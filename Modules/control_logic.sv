==> flow/design.v <==
`timescale 1ns / 1ps
module alu (
    input logic signed [5:0] operand1, 
    input logic signed [5:0] operand2,
    input logic operator_select,  
    output logic signed [5:0] result
);
    logic [5:0] sum, sub;
    logic [5:0] operand2_complement;
    logic carry_out_add, carry_out_sub;
    logic carry_add[5:0]; 
    full_adder FA0_add (operand1[0], operand2[0], 1'b0, sum[0], carry_add[0]);
    full_adder FA1_add (operand1[1], operand2[1], carry_add[0], sum[1], carry_add[1]);
    full_adder FA2_add (operand1[2], operand2[2], carry_add[1], sum[2], carry_add[2]);
    full_adder FA3_add (operand1[3], operand2[3], carry_add[2], sum[3], carry_add[3]);
    full_adder FA4_add (operand1[4], operand2[4], carry_add[3], sum[4], carry_add[4]);
    full_adder FA5_add (operand1[5], operand2[5], carry_add[4], sum[5], carry_out_add);
    assign operand2_complement = ~operand2; 
    logic carry_sub[5:0];
    full_adder FA0_sub (operand1[0], operand2_complement[0], 1'b1, sub[0], carry_sub[0]); 
    full_adder FA1_sub (operand1[1], operand2_complement[1], carry_sub[0], sub[1], carry_sub[1]);
    full_adder FA2_sub (operand1[2], operand2_complement[2], carry_sub[1], sub[2], carry_sub[2]);
    full_adder FA3_sub (operand1[3], operand2_complement[3], carry_sub[2], sub[3], carry_sub[3]);
    full_adder FA4_sub (operand1[4], operand2_complement[4], carry_sub[3], sub[4], carry_sub[4]);
    full_adder FA5_sub (operand1[5], operand2_complement[5], carry_sub[4], sub[5], carry_out_sub);
    assign result = operator_select ? sum : sub;
endmodule
`timescale 1ns / 1ps
module control_logic (
    input clk,                 
    input confirm,             
    input reset,    
    input display_mode_change,           
    input operator_select, 
    input [3:0] operand_input, 
    output reg display_mode,
    output reg signed [5:0] display_result
);
    typedef enum logic [2:0] {
        S0_IDLE      = 3'b000,
        S1_OP1       = 3'b001,
        S2_OP1_WR    = 3'b010,
        S3_OP2       = 3'b011,
        S4_OP2_WR    = 3'b100,
        S5_CALCULATE = 3'b101
    } state_t;
    wire [2:0] state;
    state_machine state_machine_instance (
        .clk(clk),
        .reset(reset),
        .confirm(confirm),
        .state(state)
    );
    reg signed [5:0] operand1;
    reg signed [5:0] operand2;
    wire signed [5:0] alu_result;
    wire signed [5:0] operand_input_display;
    alu alu_instance(
        .operand1(operand1), 
        .operand2(operand2), 
        .operator_select(operator_select), 
        .result(alu_result)
    );
    input_handler input_handler_instance(
        .clk(clk),
        .reset(reset),
        .confirm(confirm),
        .display_mode_change(display_mode_change),
        .operand_input(operand_input),
        .state(state),  
        .operand1(operand1),
        .operand2(operand2),
        .operand_input_display(operand_input_display),
        .display_mode(display_mode)
    );
    assign display_result = (state == S5_CALCULATE) ? alu_result : operand_input_display;
endmodule
`timescale 1ns / 1ps
module full_adder(
    input logic a, b, cin,
    output logic sum, cout
);
    assign sum = a ^ b ^ cin;
    assign cout = (a & b) | (cin & (a ^ b));
endmodule
`timescale 1ns / 1ps
module input_handler (
    input clk,
    input reset,
    input confirm,
    input display_mode_change,
    input [3:0] operand_input,
    input [2:0] state,
    output reg signed [5:0] operand1,
    output reg signed [5:0] operand2,
    output reg signed [5:0] operand_input_display,
    output reg display_mode
);
    typedef enum logic [2:0] {
        S0_IDLE      = 3'b000,
        S1_OP1       = 3'b001,
        S2_OP1_WR    = 3'b010,
        S3_OP2       = 3'b011,
        S4_OP2_WR    = 3'b100,
        S5_CALCULATE = 3'b101
    } state_t;
    reg display_mode_change_prev;
    always @(posedge clk or posedge reset) begin
        if (reset) begin
            operand1 <= 6'sb000000;
            operand2 <= 6'sb000000;
            operand_input_display <= 6'sb000000;
            display_mode_change_prev <= 0;
            display_mode <= 0;
        end else begin
            if (display_mode_change_prev == 0 && display_mode_change == 1) begin
                display_mode <= ~display_mode;  
            end
            display_mode_change_prev <= display_mode_change;
            case (state)
                S1_OP1: begin
                operand_input_display <= $signed({1'b0, operand_input});  
                if (confirm) begin
                    operand1 <= $signed({1'b0, operand_input}); 
                end
            end
            S2_OP1_WR: if (confirm) operand1 <= $signed({1'b0, operand_input}); 
            S3_OP2: begin
                operand_input_display <= $signed({1'b0, operand_input});  
                if (confirm) begin
                    operand2 <= $signed({1'b0, operand_input});  
                end
            end
                S3_OP2: operand_input_display <= $signed({1'b0, operand_input});  
                S4_OP2_WR: if (confirm) operand2 <= $signed({1'b0, operand_input});  
                default:;
            endcase
        end
    end
endmodule
`timescale 1ns / 1ps
module state_machine (
    input clk,
    input reset,
    input confirm,
    output reg [2:0] state
);
    typedef enum logic [2:0] {
        S0_IDLE      = 3'b000,
        S1_OP1       = 3'b001,
        S2_OP1_WR    = 3'b010,
        S3_OP2       = 3'b011,
        S4_OP2_WR    = 3'b100,
        S5_CALCULATE = 3'b101
    } state_t;
    reg [2:0] next_state;
    always @(posedge clk or posedge reset) begin
        if (reset) begin
            state <= S0_IDLE;
        end else begin
            state <= next_state;  
        end
    end
    always @(*) begin
        next_state = state;  
        case (state)
            S0_IDLE: begin
                next_state = S1_OP1;  
            end
            S1_OP1: begin
                if (confirm) next_state = S2_OP1_WR;  
            end
            S2_OP1_WR: begin
                if (~confirm) next_state = S3_OP2;  
            end
            S3_OP2: begin
                if (confirm) next_state = S4_OP2_WR;
            end
            S4_OP2_WR: begin
                if (~confirm) next_state = S5_CALCULATE;
            end
            S5_CALCULATE: begin     
                next_state = S5_CALCULATE;  
            end
            default:;
        endcase
    end
endmodule
Step by step through the tools: control_logic
The steps from the RTL of control_logic to its reports follow in flow order.
Lines are those of the file above, counted from 1.
Operators carry their Yosys type and port widths (W data, S select, Z words).
Library cell names are shortened.
{ "design": {"design": "control_logic", "clock_port": "clk", "library": "sky130hd", "pvt_corner": "tt_025C_1v80"} }

Word-level counts
Counts by Yosys on the flattened word-level netlist (proc, flatten, opt, wreduce). Print and check cells are left out.
{ "op_classes": {"n_eq": 11, "muxes": 10, "bitwise": 53, "reduce_and_logical": 11} }
{ "ops": {"columns": ["op", "count"], "rows": [
  ["$mux W6", 5],
  ["$xor A1 B1 Y1", 22],
  ["$and A1 B1 Y1", 18],
  ["$pmux W3 S6", 1],
  ["$mux W3", 4],
  ["$or A1 B1 Y1", 9],
  ["$ne A2 B2 Y1 const B", 4],
  ["$reduce_or A2 Y1", 3],
  ["$eq A3 B2 Y1 const B", 2],
  ["$eq A3 B3 Y1 const B", 2],
  ["$not A6 Y6", 1],
  ["$reduce_bool A6 Y1", 1],
  ["$reduce_and A5 Y1", 1],
  ["$ne A2 B1 Y1 const B", 2],
  ["$reduce_and A2 Y1", 2],
  ["$reduce_bool A2 Y1", 2],
  ["$not A1 Y1", 3],
  ["$eq A3 B1 Y1 const B", 1],
  ["$logic_not A3 Y1", 1],
  ["$logic_and A1 B1 Y1", 1]
]} }
{ "word_totals": {"regBits": 21, "inputBits": 9, "output_inout_bits": 7, "elab_cells": 91} }

Depth
Longest topological path by Yosys (ltp), each cell counted once; first at word level (registers and memories cut), then after technology mapping (sequential cells cut; the memories' decode and read muxes count).
{ "depth": {"word_depth": 14, "ABC_AREA": 1, "depth_mapped": 10, "ltp_nobuf": 10} }

Mapped cells and area
The flow's flattened synthesis, as Yosys stat reports it; memories are mapped. The netlist is that of the ABC_AREA named above (0 if unset); the other value can give another one.
The area totals of this step are shown rounded.
{ "types": {"columns": ["type", "count", "area_total_um2"], "rows": [
  ["dfrtp_1", 19, 475.456],
  ["fa_1", 6, 120.115],
  ["nand2_1", 32, 120.115],
  ["nand3_1", 14, 70.067],
  ["inv_1", 18, 67.565],
  ["o21ai_0", 8, 40.038],
  ["dfstp_2", 1, 26.275],
  ["ha_1", 2, 25.024],
  ["o21ai_2", 2, 17.517],
  ["nand2_2", 2, 12.512],
  ["buf_6", 1, 11.261],
  ["nor2_1", 3, 11.261],
  ["xnor2_1", 1, 8.758],
  ["buf_4", 1, 7.507],
  ["inv_2", 2, 7.507],
  ["nand3b_1", 1, 7.507],
  ["o21bai_1", 1, 7.507],
  ["a21oi_1", 1, 5.005],
  ["conb_1", 1, 3.754]
]} }
{ "mapped": {"cell_count": 116, "mapped_area_mm2": 0.001, "sequential_area_mm2": 0.0005, "ff_cells": 20, "buf_cells": 2} }

Worst setup path after synthesis
Source: OpenSTA report_checks on the synthesized netlist (no wires, ideal clock, input and output delay 20% of the period each), path of least setup slack; recovery checks are left aside. Register names are those of the netlist, which keeps one name where synthesis merged equal registers.
{ "synth_path": {"path_type": "register to output", "from": "register input_handler_instance.operand1[0]", "to": "output display_result[4]", "period_ps": 2970, "output_delay_ps": 594, "t_first_pin_ps": 0, "arrival_ps": 1860, "t_required_ps": 2376, "setup_slack_ps": 516, "delay_ps": 1860, "stages": 10, "n_path_buf": 0, "synth_period_reached_ps": 2454} }
"delay_ps" = arrival - input delay + setup time.
A path that ends at an output port has no setup time.
"stages": output pins that drive a net of the path, with the launching flip-flop's if there is one; two outputs of one cell count as two.
"synth_period_reached_ps" is the clock period less the worst setup slack; recovery checks do not enter. This is arithmetic on one report: input and output delays are still those of the set period (20% each).
The rows between start and end are the longest chain of elaborated cells between them; the timing report does not say that the signal goes this way. Where chains are equally long, one stands for them.
Each line given opens the expression or statement behind the cell; cells for indexed reads and writes are added by Yosys, which also makes memories of some case tables.
A register here has more assigning lines than the two given.
{ "synth_via": {"path_cell_list": "dfrtp_1 -> inv_1 -> ha_1 -> inv_1 -> fa_1 -> inv_1 -> fa_1 -> inv_1 -> fa_1 -> o21ai_0", "elab_chain_cells": 11, "cells_between": 20, "classes_between": "mux: 2; logic: 18"} }
{ "synth_lines": {"columns": ["item", "line", "text"], "rows": [
  ["start, declared", 94, "output reg signed [5:0] operand1,"],
  ["start, assigned", 124, "operand1 <= $signed({1'b0, operand_input});"],
  ["start, assigned", 127, "S2_OP1_WR: if (confirm) operand1 <= $signed({1'b0, operand_input});"],
  ["$and A1 B1 Y1", 84, "assign cout = (a & b) | (cin & (a ^ b));"],
  ["$or A1 B1 Y1", 84, null],
  ["$and A1 B1 Y1", 84, null],
  ["$or A1 B1 Y1", 84, null],
  ["$and A1 B1 Y1", 84, null],
  ["$or A1 B1 Y1", 84, null],
  ["$and A1 B1 Y1", 84, null],
  ["$or A1 B1 Y1", 84, null],
  ["$xor A1 B1 Y1", 83, "assign sum = a ^ b ^ cin;"],
  ["$mux W6", 26, "assign result = operator_select ? sum : sub;"],
  ["$mux W6", 76, "assign display_result = (state == S5_CALCULATE) ? alu_result : operand_input_display;"],
  ["end, declared", 37, "output reg signed [5:0] display_result"]
]} }

Worst path after layout
From the final timing report of record 2: the path of least setup slack in the routed layout; clock arrival at registers is part of the times.
The report prints the path's times to 10 ps; the period is as set.
{ "layout_path": {"path_type": "register to output", "from": "register input_handler_instance.operand1[0]", "to": "output display_result[3]", "period_ps": 3010, "output_delay_ps": 600, "t_first_pin_ps": 300, "arrival_ps": 2320, "t_required_ps": 2410, "setup_slack_ps": 90, "stages": 12, "n_path_buf": 1} }
The rows between start and end are the longest chain of elaborated cells between them; the timing report does not say that the signal goes this way. Where chains are equally long, one stands for them.
A register here has more assigning lines than the two given.
{ "layout_via": {"path_cell_list": "dfrtp_1 -> inv_1 -> ha_1 -> inv_1 -> fa_1 -> inv_1 -> fa_1 -> inv_1 -> fa_1 -> nand3_1 -> nand3_1 -> buf_2", "elab_chain_cells": 9, "cells_between": 16, "classes_between": "mux: 2; logic: 14"} }
{ "layout_lines": {"columns": ["item", "line", "text"], "rows": [
  ["start, declared", 94, "output reg signed [5:0] operand1,"],
  ["start, assigned", 124, "operand1 <= $signed({1'b0, operand_input});"],
  ["start, assigned", 127, "S2_OP1_WR: if (confirm) operand1 <= $signed({1'b0, operand_input});"],
  ["$and A1 B1 Y1", 84, "assign cout = (a & b) | (cin & (a ^ b));"],
  ["$or A1 B1 Y1", 84, null],
  ["$and A1 B1 Y1", 84, null],
  ["$or A1 B1 Y1", 84, null],
  ["$and A1 B1 Y1", 84, null],
  ["$or A1 B1 Y1", 84, null],
  ["$xor A1 B1 Y1", 83, "assign sum = a ^ b ^ cin;"],
  ["$mux W6", 26, "assign result = operator_select ? sum : sub;"],
  ["$mux W6", 76, "assign display_result = (state == S5_CALCULATE) ? alu_result : operand_input_display;"],
  ["end, declared", 37, "output reg signed [5:0] display_result"]
]} }

Subject: control_logic on sky130hd, stored results

Hello all,

Design control_logic on sky130hd. What follows are 2 stored runs of the flow, each under its own settings; their order means nothing. The constraints put input and output delay at 20% of the set period each and load the outputs with 0.01 pF.
By "time used up by the worst setup path" is meant the share of the clock period that the worst setup path is allowed (20% is reserved at inputs, 20% at outputs), minus its slack. Clock arrival times at its registers enter into it.
"time used up by the worst setup path" is known to 10 ps.
The measured numbers are rounded.

==> record 1: settings <==
{ "period_ns": 4.64, "CORE_UTILIZATION": 57, "SETUP_SLACK_MARGIN": 0.51, "PLACE_DENSITY_LB_ADDON": 0.23, "CORE_ASPECT_RATIO": 1.39, "CELL_PAD_IN_SITES_GLOBAL_PLACEMENT": 3, "GPL_TIMING_DRIVEN": 0, "CAP_MARGIN": 5, "MAX_ROUTING_LAYER": "met5", "CORE_MARGIN": 2, "SLEW_MARGIN": 20 }
==> record 1: results <==
no final report: placement broke off with FLW-0024

==> record 2: settings <==
{ "period_ns": 3.01, "CORE_UTILIZATION": 33, "PLACE_DENSITY_LB_ADDON": 0.11, "CORE_MARGIN": 10, "CELL_PAD_IN_SITES_GLOBAL_PLACEMENT": 2, "CELL_PAD_IN_SITES_DETAIL_PLACEMENT": 0, "TNS_END_PERCENT": 50, "ABC_AREA": 1, "GPL_ROUTABILITY_DRIVEN": 1, "CTS_CLUSTER_DIAMETER": 142, "CAP_MARGIN": 40, "SLEW_MARGIN": 10, "MIN_ROUTING_LAYER": "met1" }
==> record 2: results <==
time used up by the worst setup path: 2320 ps
worst setup path type: register to output
full die area: 0.0058 mm²
standard-cell area after routing: 0.0012 mm²
setup slack of the critical path: 93 ps
setup TNS: 0 ps
post-route worst hold slack: 490 ps
chip area in the Yosys report: 0.001 mm²
post-route utilization: 0.41

Thanks
