==> flow/design.v <==
`timescale 1ns / 1ps
module digit_conversion (
    input signed [5:0] data,         
    input display_mode,              
    output reg [3:0] digit0,         
    output reg [3:0] digit1,         
    output reg is_negative
);
    reg [5:0] magnitude_sign_data;
    logic [7:0] extended_data; 
    integer tens, ones;
    integer tens, ones;
      always @(*) begin 
        if (data[5]) begin 
            is_negative = 1;
            magnitude_sign_data = -data; 
        end else begin
            is_negative = 0;
            magnitude_sign_data = data;
        end
        if (display_mode == 0) begin 
            tens = magnitude_sign_data / 10;
            ones = magnitude_sign_data % 10;
            digit0 = ones[3:0];
            digit1 = tens[3:0];
        end else begin 
            extended_data = {2'b00, magnitude_sign_data}; 
            digit0 = extended_data[3:0];
            digit1 = extended_data[7:4];
        end
    end
endmodule
module display_control (
    input clk,
    input signed [5:0] data,         
    input display_mode,              
    output reg [6:0] seg,            
    output reg [3:0] an              
);
    localparam [6:0] NEG_SIGN_SEG = 7'b0111111;  
    localparam [6:0] BLANK_SEG = 7'b1111111;     
    reg [19:0] refresh_counter = 0;  
    reg [1:0] digit_select;
    wire [3:0] digit0, digit1;    
    wire is_negative;            
    digit_conversion convert_digits (
        .data(data),
        .display_mode(display_mode),
        .digit0(digit0),
        .digit1(digit1),
        .is_negative(is_negative)
    );
    always @(posedge clk) begin
        refresh_counter <= refresh_counter + 1;
        digit_select <= refresh_counter[19:18]; 
    end
    always @(*) begin
        case (digit_select)
            2'b00: begin
                an = 4'b1110;  
                seg = display_mode ? hex_to_7seg(digit0) : dec_to_7seg(digit0);
            end
            2'b01: begin
                an = 4'b1101;  
                seg = display_mode ? hex_to_7seg(digit1) : dec_to_7seg(digit1);
            end
            2'b10: begin
                an = 4'b1011;  
                seg = is_negative ? NEG_SIGN_SEG : BLANK_SEG;
            end
            2'b11: begin
                an = 4'b0111;  
                seg = BLANK_SEG; 
            end
        endcase
    end
    function [6:0] dec_to_7seg;
        input [3:0] bin;
        begin
            case (bin)
                4'b0000: dec_to_7seg = 7'b1000000;  
                4'b0001: dec_to_7seg = 7'b1111001;  
                4'b0010: dec_to_7seg = 7'b0100100;  
                4'b0011: dec_to_7seg = 7'b0110000;  
                4'b0100: dec_to_7seg = 7'b0011001;  
                4'b0101: dec_to_7seg = 7'b0010010;  
                4'b0110: dec_to_7seg = 7'b0000010;  
                4'b0111: dec_to_7seg = 7'b1111000;  
                4'b1000: dec_to_7seg = 7'b0000000;  
                4'b1001: dec_to_7seg = 7'b0010000;  
                default: dec_to_7seg = 7'b1111111; 
            endcase
        end
    endfunction
    function [6:0] hex_to_7seg;
        input [3:0] bin;
        begin
            case (bin)
                4'b0000: hex_to_7seg = 7'b1000000;  
                4'b0001: hex_to_7seg = 7'b1111001;  
                4'b0010: hex_to_7seg = 7'b0100100;  
                4'b0011: hex_to_7seg = 7'b0110000;  
                4'b0100: hex_to_7seg = 7'b0011001;  
                4'b0101: hex_to_7seg = 7'b0010010;  
                4'b0110: hex_to_7seg = 7'b0000010;  
                4'b0111: hex_to_7seg = 7'b1111000;  
                4'b1000: hex_to_7seg = 7'b0000000;  
                4'b1001: hex_to_7seg = 7'b0010000;  
                4'b1010: hex_to_7seg = 7'b0001000;  
                4'b1011: hex_to_7seg = 7'b0000011;  
                4'b1100: hex_to_7seg = 7'b1000110;  
                4'b1101: hex_to_7seg = 7'b0100001;  
                4'b1110: hex_to_7seg = 7'b0000110;  
                4'b1111: hex_to_7seg = 7'b0001110;  
                default: hex_to_7seg = 7'b1111111;  
            endcase
        end
    endfunction
endmodule
# [Tool chain data of display_control]
# The steps from the RTL of display_control to its reports follow in flow order.
# Lines are those of the file above, counted from 1.
# A cell with n/a has no value.
[inputs] top="display_control" clock="clk" cell_library="sky130hd" lib_corner="tt_025C_1v80"

# [Word-level counts]
# Yosys after proc, flatten, opt, wreduce and memory -nomap, before mapping. Enables and synchronous resets that opt folds into registers are not counted as muxes. Memory bits, and registers merged into a memory's read port (data or address), are not among the register bits. Print and check cells are not counted.
# Yosys's memory passes give these memory sizes; they may raise the number of words (mostly to a power of two), join words into wider ones and drop unused or constant bits.
[word_totals] ramBits=0 output_inout_bits=11 n_memories=4 rom_bits=448 inputBits=8 clocked_rd_ports_x_width=0 ff_bits=22 elab_cells=23 latch_bits=0
[memory_table] memory="(no name shown)" words=16 word_bits=7 rd=1 wr=0 line_no=98 text="case (bin)"
[memory_table] memory="(no name shown)" words=16 word_bits=7 rd=1 wr=0 line_no=80 text="case (bin)"
[memory_table] memory="(no name shown)" words=16 word_bits=7 rd=1 wr=0 line_no=98
[memory_table] memory="(no name shown)" words=16 word_bits=7 rd=1 wr=0 line_no=80
[op_classes] n_mux=9 n_mul=0 n_logic=0 n_addsub=2 n_shift=0 n_cmp=0 n_reduce_logical=1 div_mod_pow=2 equal=3
[ops] operator="divider 6 x 4 -> 32 bit with constant B" count=1
[ops] operator="modulo 6 x 4 -> 32 bit with constant B" count=1
[ops] operator="parallel mux 7 bit (select 4 bit)" count=1
[ops] operator="2-to-1 mux 7 bit" count=3
[ops] operator="adder 20 x 1 -> 20 bit with constant B" count=1
[ops] operator="parallel mux 4 bit (select 4 bit)" count=1
[ops] operator="2-to-1 mux 4 bit" count=2
[ops] operator="negation 6 bit" count=1
[ops] operator="2-to-1 mux 6 bit" count=1
[ops] operator="== test 2 bit with constant B" count=2
[ops] operator="== test 2 x 1 -> 1 bit with constant B" count=1
[ops] operator="logical NOT 2 bit" count=1
[ops] operator="2-to-1 mux 1 bit" count=1

# [Depth]
# Longest topological path by Yosys (ltp), each cell counted once; first at word level (registers and memories cut), then after technology mapping (sequential cells cut; the memories' decode and read muxes count).
[logic_depth] word_depth=4 ABC_AREA=0 ltp_mapped=22 mapped_depth_nobuf=22

# [Mapped cells and area]
# Source: synth_stat.txt of the flow (Yosys; design flattened, memories mapped). It holds for the ABC_AREA given above (unset counts as 0); a run with the other value may have another netlist.
[mapped] seq_area_um2=440.4 flip_flops=22 n_buf=6 synth_area_um2=1981.9 stdcells=240
[by_type] cell_type="sky130_fd_sc_hd__dfxtp_1" count=22 type_area_um2=440.422
[by_type] cell_type="sky130_fd_sc_hd__ha_1" count=20 type_area_um2=250.24
[by_type] cell_type="sky130_fd_sc_hd__xnor2_1" count=13 type_area_um2=113.859
[by_type] cell_type="sky130_fd_sc_hd__nand2_1" count=23 type_area_um2=86.333
[by_type] cell_type="sky130_fd_sc_hd__nand3_1" count=13 type_area_um2=65.062
[by_type] cell_type="sky130_fd_sc_hd__nor2_1" count=17 type_area_um2=63.811
[by_type] cell_type="sky130_fd_sc_hd__xor2_1" count=7 type_area_um2=61.309
[by_type] cell_type="sky130_fd_sc_hd__a21oi_1" count=12 type_area_um2=60.058
[by_type] cell_type="sky130_fd_sc_hd__inv_1" count=14 type_area_um2=52.55
[by_type] cell_type="sky130_fd_sc_hd__o211ai_1" count=7 type_area_um2=52.55
[by_type] cell_type="sky130_fd_sc_hd__a31oi_1" count=7 type_area_um2=43.792
[by_type] cell_type="sky130_fd_sc_hd__and3_1" count=7 type_area_um2=43.792
[by_type] cell_type="sky130_fd_sc_hd__nand2b_1" count=6 type_area_um2=37.536
[by_type] cell_type="sky130_fd_sc_hd__o22ai_1" count=5 type_area_um2=31.28
[by_type] cell_type="sky130_fd_sc_hd__a211oi_1" count=4 type_area_um2=30.029
[by_type] cell_type="sky130_fd_sc_hd__xnor2_4" count=1 type_area_um2=27.526
[by_type] cell_type="sky130_fd_sc_hd__a22oi_4" count=1 type_area_um2=21.27
[by_type] cell_type="sky130_fd_sc_hd__o211ai_4" count=1 type_area_um2=21.27
# Not listed: further types 43, cells in them 60.
# By module: a second synthesis without flattening, with its own total; a netlist apart from the flattened one above.
[hier_totals] cells_unflattened=264 hier_area_um2=2248.4
# Each row is one instance without its submodules.
[by_module] mod="display_control" mod_area_um2=1575.3 cells=183 seq_area_um2=440.4 n_inst=1
[by_module] mod="digit_conversion" mod_area_um2=673.1 cells=81 seq_area_um2=0.0 n_inst=1

# [Path before layout]
# OpenSTA on the mapped netlist: ideal clock, no wires. The path of least setup slack (recovery checks aside). Input and output delay are each 20% of the period. Register names are those of the netlist, which keeps one name where synthesis merged equal registers.
[synth_path] path_type="input -> output" startpoint="input port data[0]" endpoint="output port seg[4]" slack_ns=3.725 input_delay_ns=2.560 tclk_ns=12.8 arrival_time_ns=6.515 delay_ns=3.955 output_delay_ns=2.560 launch_ns=2.560 path_buffers=0 path_stages=20 t_required_ns=10.240 period_less_setup_slack_ns=9.075
# "delay_ns" is the arrival time less input delay plus setup time.
# A path that ends at an output port has no setup time.
# "path_stages" counts driving pins, that of a launching flip-flop among them; a cell with two outputs on the path counts twice.
# "period_less_setup_slack_ns" is the clock period less the worst setup slack; recovery checks do not enter. This is arithmetic on one report: input and output delays are still those of the set period (20% each).
# Between the ends stands the longest chain of elaborated cells between them, by number of cells; it is not shown to be the way that was timed. Of several equally long chains one is given.
# A line is the first line of the expression or statement that the cell stems from. Yosys adds cells for indexed reads and writes and turns some case tables into memories.
# The chain passes a memory read, where the word-level depth is cut; so it can be longer than that depth.
[synth_via] cell_sequence="sky130_fd_sc_hd__inv_1 > sky130_fd_sc_hd__ha_1 > sky130_fd_sc_hd__nor3b_1 > sky130_fd_sc_hd__o211ai_4 > sky130_fd_sc_hd__clkinv_1 > sky130_fd_sc_hd__ha_1 > sky130_fd_sc_hd__or2b_1 > sky130_fd_sc_hd__ha_1 > sky130_fd_sc_hd__nor3b_1 > sky130_fd_sc_hd__nand3_1 > sky130_fd_sc_hd__o311a_1 > sky130_fd_sc_hd__a21oi_2 > sky130_fd_sc_hd__inv_1 > sky130_fd_sc_hd__ha_1 > sky130_fd_sc_hd__inv_1 > sky130_fd_sc_hd__nor2_1 > sky130_fd_sc_hd__a22oi_1 > sky130_fd_sc_hd__a221o_1 > sky130_fd_sc_hd__a311o_1 > sky130_fd_sc_hd__a31oi_1" elab_chain_len=7 cone_cells=13 lines_between=10 classes_between="add/sub: 1; div: 2; mux: 6; memory: 4"
[synth_rtl] element="start, declared" line_no=35 text="input signed [5:0] data,"
[synth_rtl] element="negation 6 bit" line_no=16 text="magnitude_sign_data = -data;"
[synth_rtl] element="2-to-1 mux 6 bit" line_no=14 text="if (data[5]) begin"
[synth_rtl] element="divider 6 x 4 -> 32 bit" line_no=22 text="tens = magnitude_sign_data / 10;"
[synth_rtl] element="2-to-1 mux 4 bit" line_no=21 text="if (display_mode == 0) begin"
[synth_rtl] element="memory (16 x 7 bit)" line_no=80 text="case (bin)"
[synth_rtl] element="2-to-1 mux 7 bit" line_no=65 text="seg = display_mode ? hex_to_7seg(digit1) : dec_to_7seg(digit1);"
[synth_rtl] element="parallel mux 7 bit (select 4 bit)" line_no=58 text="case (digit_select)"
[synth_rtl] element="end, declared" line_no=37 text="output reg [6:0] seg,"

# [Timing after layout]
# Path of least setup slack in the final report of entry A (OpenROAD, finished layout, wires in). Where an end is a register, its clock arrival counts in the times.
[layout_path] path_type="input -> output" startpoint="input port data[0]" endpoint="output port seg[1]" arrival_time_ns=7.97 input_delay_ns=2.14 path_buffers=2 path_stages=24 output_delay_ns=2.14 t_required_ns=8.56 launch_ns=2.14 slack_ns=0.59 tclk_ns=10.7
# Between the ends stands the longest chain of elaborated cells between them, by number of cells; it is not shown to be the way that was timed. Of several equally long chains one is given.
# The chain passes a memory read, where the word-level depth is cut; so it can be longer than that depth.
[layout_via] cell_sequence="sky130_fd_sc_hd__clkdlybuf4s50_1 > sky130_fd_sc_hd__inv_1 > sky130_fd_sc_hd__ha_1 > sky130_fd_sc_hd__nor3b_1 > sky130_fd_sc_hd__o211ai_4 > sky130_fd_sc_hd__clkinv_1 > sky130_fd_sc_hd__ha_1 > sky130_fd_sc_hd__or2b_1 > sky130_fd_sc_hd__ha_1 > sky130_fd_sc_hd__nor3b_1 > sky130_fd_sc_hd__nand3_1 > sky130_fd_sc_hd__o311a_1 > sky130_fd_sc_hd__a21oi_2 > sky130_fd_sc_hd__inv_1 > sky130_fd_sc_hd__a211oi_1 > sky130_fd_sc_hd__nor3_1 > sky130_fd_sc_hd__nor2_1 > sky130_fd_sc_hd__inv_1 > sky130_fd_sc_hd__ha_1 > sky130_fd_sc_hd__o21a_1 > sky130_fd_sc_hd__nand2_1 > sky130_fd_sc_hd__o211ai_1 > sky130_fd_sc_hd__a31oi_1 > sky130_fd_sc_hd__clkdlybuf4s50_1" elab_chain_len=7 cone_cells=13 lines_between=10 classes_between="add/sub: 1; div: 2; mux: 6; memory: 4"
[layout_rtl] element="start, declared" line_no=35 text="input signed [5:0] data,"
[layout_rtl] element="negation 6 bit" line_no=16 text="magnitude_sign_data = -data;"
[layout_rtl] element="2-to-1 mux 6 bit" line_no=14 text="if (data[5]) begin"
[layout_rtl] element="divider 6 x 4 -> 32 bit" line_no=22 text="tens = magnitude_sign_data / 10;"
[layout_rtl] element="2-to-1 mux 4 bit" line_no=21 text="if (display_mode == 0) begin"
[layout_rtl] element="memory (16 x 7 bit)" line_no=80 text="case (bin)"
[layout_rtl] element="2-to-1 mux 7 bit" line_no=65 text="seg = display_mode ? hex_to_7seg(digit1) : dec_to_7seg(digit1);"
[layout_rtl] element="parallel mux 7 bit (select 4 bit)" line_no=58 text="case (digit_select)"
[layout_rtl] element="end, declared" line_no=37 text="output reg [6:0] seg,"

Data sheet: physical implementation of display_control

Flow measurements of display_control on sky130hd: 2 stored runs with different settings, listed in no order. Input and output delays are each 20% of the period that was set; the output load is 0.01 pF.
"achieved clock period" means the clock period less the worst setup slack. The figure is calculated, with input and output delays left at 20% of the set period.
"worst setup path time": the worst setup path's part of the clock period (all of it between registers, 20% less for each end at a port) less its slack. A launch clock that arrives late makes it longer, a capture clock that arrives late makes it shorter.
[entry A] settings: period_ns=10.7, CAP_MARGIN=20, CORE_MARGIN=2, CORE_UTILIZATION=40, SLEW_MARGIN=20
[entry A] result: chip area after synthesis (Yosys) 1981.9 µm², die area 5533.9 µm², utilization 0.476, worst setup slack after layout 0.590 ns, total negative slack 0.000 ns, achieved clock period 10.110 ns, worst setup path time 5.83 ns, worst setup path kind input -> output
[entry B] settings: period_ns=13.2, CORE_UTILIZATION=25, PLACE_DENSITY_LB_ADDON=0.02, CORE_MARGIN=8, CELL_PAD_IN_SITES_DETAIL_PLACEMENT=2, TNS_END_PERCENT=55, ABC_AREA=0, GPL_ROUTABILITY_DRIVEN=0, CTS_CLUSTER_DIAMETER=308, CAP_MARGIN=20, SLEW_MARGIN=20
[entry B] result: chip area after synthesis (Yosys) 1981.9 µm², die area 11032.4 µm², utilization 0.299, worst setup slack after layout 1.843 ns, total negative slack 0.000 ns, achieved clock period 11.357 ns, worst setup path time 6.08 ns, worst setup path kind input -> output
